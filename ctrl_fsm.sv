==> flow/design.v <==
module ctrl_fsm (
    input  logic clk,
    input  logic rst,
    input  logic start,
    input  logic qkv_done,
    input  logic qk_done,
    input  logic softmax_done,
    input  logic attn_done,
    output logic qkv_start,
    output logic qk_start,
    output logic softmax_start,
    output logic attn_start,
    output logic done,
    output logic [2:0] debug_state  
);
    typedef enum logic [2:0] {
        IDLE,
        QKV,
        QK,
        SOFTMAX,
        ATTN,
        DONE
    } state_t;
    state_t curr_state, next_state;
    logic issued_qkv, issued_qk, issued_softmax, issued_attn;
    always_ff @(posedge clk or posedge rst) begin
        if (rst) begin
            curr_state     <= IDLE;
            issued_qkv     <= 0;
            issued_qk      <= 0;
            issued_softmax <= 0;
            issued_attn    <= 0;
        end else begin
            curr_state <= next_state;
            if (curr_state == QKV && next_state == QKV)
                issued_qkv <= 1;
            else if (curr_state == QK && next_state == QK)
                issued_qk <= 1;
            else if (curr_state == SOFTMAX && next_state == SOFTMAX)
                issued_softmax <= 1;
            else if (curr_state == ATTN && next_state == ATTN)
                issued_attn <= 1;
            if (curr_state != next_state) begin
                issued_qkv     <= 0;
                issued_qk      <= 0;
                issued_softmax <= 0;
                issued_attn    <= 0;
            end
        end
    end
    always_comb begin
        qkv_start     = 0;
        qk_start      = 0;
        softmax_start = 0;
        attn_start    = 0;
        done          = 0;
        next_state = curr_state;
        case (curr_state)
            IDLE: begin
                if (start)
                    next_state = QKV;
            end
            QKV: begin
                qkv_start = ~issued_qkv;
                if (qkv_done)
                    next_state = QK;
            end
            QK: begin
                qk_start = ~issued_qk;
                if (qk_done)
                    next_state = SOFTMAX;
            end
            SOFTMAX: begin
                softmax_start = ~issued_softmax;
                if (softmax_done)
                    next_state = ATTN;
            end
            ATTN: begin
                attn_start = ~issued_attn;
                if (attn_done)
                    next_state = DONE;
            end
            DONE: begin
                done = 1;
                next_state = IDLE;
            end
        endcase
    end
    assign debug_state = curr_state;
endmodule
* Tool chain data of ctrl_fsm
What the tools print for ctrl_fsm, step after step. Lines are those of the file above, counted from 1. Library cell names are shortened. A cell with - has no value.
Design: top ctrl_fsm, clock port clk, standard-cell library sky130hd, timing corner tt_025C_1v80

* Word-level counts
Yosys after proc, flatten, opt, wreduce and memory -nomap, before mapping. Memory bits, and registers merged into a memory's read port (data or address), are not among the register bits. Print and check cells are not counted. Equal cells are merged and count once.
Storage and ports: register bits after elaboration 7, latch bits 0, bits in writable memories 0, bits in read-only memories 0, clocked read ports x word width 0, memory cells 0, input port bits 7, output and inout port bits 8, word-level cells 59
Cells by class: $add $sub $neg 0, $mul 0, div/mod/pow operators 0, $lt $le $gt $ge 0, eq/ne operators 13, shift operators 0, muxes and demuxes 25, bitwise gates (word level) 4, reductions and logical operators 12
Operators by type and width (count):
- 1-bit 2-to-1 mux | 19
- 3-bit parallel mux with 6-bit select | 1
- 3-bit 2-to-1 mux | 5
- 3-bit by 2-bit equality test with 1-bit output with constant B | 4
- 3-bit equality test with constant B | 3
- 2-bit nonzero test | 4
- 2-bit by 1-bit != test with 1-bit output with constant B | 3
- 3-bit by 1-bit equality test with 1-bit output with constant B | 2
- 1-bit logical AND | 4
- 1-bit NOT | 4
- 4-bit AND reduction | 1
- 3-bit != test | 1
- 3-bit zero test | 1
- 3-bit AND reduction | 1
- 2-bit AND reduction | 1

* Logic depth
Longest topological path by Yosys (ltp), each cell counted once; first at word level (registers and memories cut), then after technology mapping (sequential cells cut; the memories' decode and read muxes count).
Depth: word-level depth 9, ABC_AREA 1, mapped depth 9, depth with buffers taken out 9

* After synthesis
Yosys stat after the flow's synthesis: flattened, memories mapped to cells. It holds for the ABC_AREA given above (unset counts as 0); a run with the other value may have another netlist.
Mapped netlist: standard cells after synthesis 57, cell area after synthesis 415.4 um^2, area of sequential cells 175.2 um^2, flip-flops 7, buffers 0
Cell types:
- dfrtp_1 | count 7, total area 175.168 um^2
- nor2_1 | count 11, total area 41.29 um^2
- inv_1 | count 10, total area 37.536 um^2
- nand2_1 | count 9, total area 33.782 um^2
- nand3_2 | count 3, total area 30.029 um^2
- nor2_2 | count 4, total area 25.024 um^2
- nand3_1 | count 4, total area 20.019 um^2
- nand2_2 | count 2, total area 12.512 um^2
- a21oi_1 | count 2, total area 10.01 um^2
- o2111ai_1 | count 1, total area 8.758 um^2
- o21bai_1 | count 1, total area 7.507 um^2
- nor3_1 | count 1, total area 5.005 um^2
- o21ai_0 | count 1, total area 5.005 um^2
- inv_2 | count 1, total area 3.754 um^2

* Worst setup path after synthesis
Path of least setup slack by OpenSTA after synthesis, without wires, with an ideal clock, recovery checks aside; 20% of the period is set as input and as output delay. Where synthesis merged equal registers, the netlist keeps one of their names.
Timing path after synthesis: path type reg-to-reg, start register curr_state[0], end register issued_attn, clock period 1.79 ns, library setup time 0.118 ns, launch time at the first pin 0.000 ns, arrival 1.146 ns, data required time 1.672 ns, path slack 0.526 ns, delay of the path 1.264 ns, stages 9, buffers on the path 0, synthesis period reached 1.264 ns
"delay of the path" = arrival - input delay + setup time. "stages": output pins that drive a net of the path, with the launching flip-flop's if there is one; two outputs of one cell count as two. "synthesis period reached" = period - worst setup slack (recovery checks aside). The figure is calculated, with input and output delays left at 20% of the set period. Between the ends stands the longest chain of elaborated cells between them, by number of cells; it is not shown to be the way that was timed. Of several equally long chains one is given. Each line given opens the expression or statement behind the cell; cells for indexed reads and writes are added by Yosys, which also makes memories of some case tables. At most two assigning lines are given for a register; there are more.
On the way, after synthesis: cells stage by stage dfrtp_1 inv_1 nand3_2 nor2_1 nor2_2 nand2_2 nand2_1 a21oi_1 nor2_1, cells in the longest elaborated chain 9, elaborated cells between the ends (all ways) 31, those cells by class eq/ne (13); mux (11); reduce/logical (7)
RTL lines, path after synthesis:
- start: declaration | line 24 | state_t curr_state, next_state;
- start: assignment | line 28 | curr_state     <= IDLE;
- start: assignment | line 34 | curr_state <= next_state;
- 3-bit 2-to-1 mux | line 80 | if (attn_done)
- 3-bit parallel mux with 6-bit select | line 58 | case (curr_state)
- 3-bit equality test | line 41 | else if (curr_state == ATTN && next_state == ATTN)
- 1-bit logical AND | line 41
- 1-bit 2-to-1 mux | line 41
- 1-bit 2-to-1 mux | line 39 | else if (curr_state == SOFTMAX && next_state == SOFTMAX)
- 1-bit 2-to-1 mux | line 37 | else if (curr_state == QK && next_state == QK)
- 1-bit 2-to-1 mux | line 35 | if (curr_state == QKV && next_state == QKV)
- 1-bit 2-to-1 mux | line 43 | if (curr_state != next_state) begin
- end: assignment | line 42 | issued_attn <= 1;
- end: assignment | line 47 | issued_attn    <= 0;
- end: declaration | line 25 | logic issued_qkv, issued_qk, issued_softmax, issued_attn;

* Timing after layout
Path of least setup slack in the final report of flow run A (OpenROAD, finished layout, wires in). Where an end is a register, its clock arrival counts in the times.
Timing path post-layout: path type reg-to-reg, start register curr_state[1], end register issued_attn, clock period 1.06 ns, library setup time 0.11 ns, launch time at the first pin 0.24 ns, arrival 1.51 ns, data required time 1.20 ns, path slack -0.31 ns, stages 10, buffers on the path 2
Between the ends stands the longest chain of elaborated cells between them, by number of cells; it is not shown to be the way that was timed. Of several equally long chains one is given. At most two assigning lines are given for a register; there are more.
On the way, post-layout: cells stage by stage dfrtp_2 buf_6 nand3_2 buf_6 nor2_4 nor2_4 nand2_2 nand2_2 a21oi_2 nor2_1, cells in the longest elaborated chain 9, elaborated cells between the ends (all ways) 31, those cells by class eq/ne (13); mux (11); reduce/logical (7)
RTL lines, path post-layout:
- start: declaration | line 24 | state_t curr_state, next_state;
- start: assignment | line 28 | curr_state     <= IDLE;
- start: assignment | line 34 | curr_state <= next_state;
- 3-bit equality test | line 58 | case (curr_state)
- 3-bit parallel mux with 6-bit select | line 58
- 3-bit equality test | line 41 | else if (curr_state == ATTN && next_state == ATTN)
- 1-bit logical AND | line 41
- 1-bit 2-to-1 mux | line 41
- 1-bit 2-to-1 mux | line 39 | else if (curr_state == SOFTMAX && next_state == SOFTMAX)
- 1-bit 2-to-1 mux | line 37 | else if (curr_state == QK && next_state == QK)
- 1-bit 2-to-1 mux | line 35 | if (curr_state == QKV && next_state == QKV)
- 1-bit 2-to-1 mux | line 43 | if (curr_state != next_state) begin
- end: assignment | line 42 | issued_attn <= 1;
- end: assignment | line 47 | issued_attn    <= 0;
- end: declaration | line 25 | logic issued_qkv, issued_qk, issued_softmax, issued_attn;

Measured results for ctrl_fsm: 2 stored runs of the Yosys and OpenROAD flow on sky130hd. The settings differ; the order carries no meaning. The constraints put input and output delay at 20% of the set period each and load the outputs with 0.01 pF.
"reached clock period" means the clock period less the worst setup slack. The figure is calculated, with input and output delays left at 20% of the set period.
"allowed time less slack (worst setup path)" = time allowed to the worst setup path (clock period - input delay - output delay, where it has them) - its slack; a late launch clock adds to it, a late capture clock takes from it.
"power": no workload was simulated; the value follows from the tool's default switching activity.

* Flow run A | settings: period_ns 1.06; CORE_UTILIZATION 25; SETUP_SLACK_MARGIN 0.21; PLACE_DENSITY_LB_ADDON 0.15; CORE_ASPECT_RATIO 0.95; CELL_PAD_IN_SITES_DETAIL_PLACEMENT 2; TNS_END_PERCENT 45; ABC_AREA 1; CTS_CLUSTER_DIAMETER 344; CAP_MARGIN 40; CORE_MARGIN 2; SLEW_MARGIN 20 | results: allowed time less slack (worst setup path) 1.37 ns; critical path type reg-to-reg; reached clock period 1.368 ns; overall die area 2,003.7 um^2; power 2.430 mW; lowest setup slack -0.308 ns; utilization after routing 50.2 %; setup TNS -3.405 ns; synthesis area 415.4 um^2; std-cell area (final layout) 790.8 um^2
* Flow run B | settings: period_ns 1.01; CAP_MARGIN 20; CORE_MARGIN 2; CORE_UTILIZATION 40; SLEW_MARGIN 20 | stopped before the end: routing reported DPL-0038
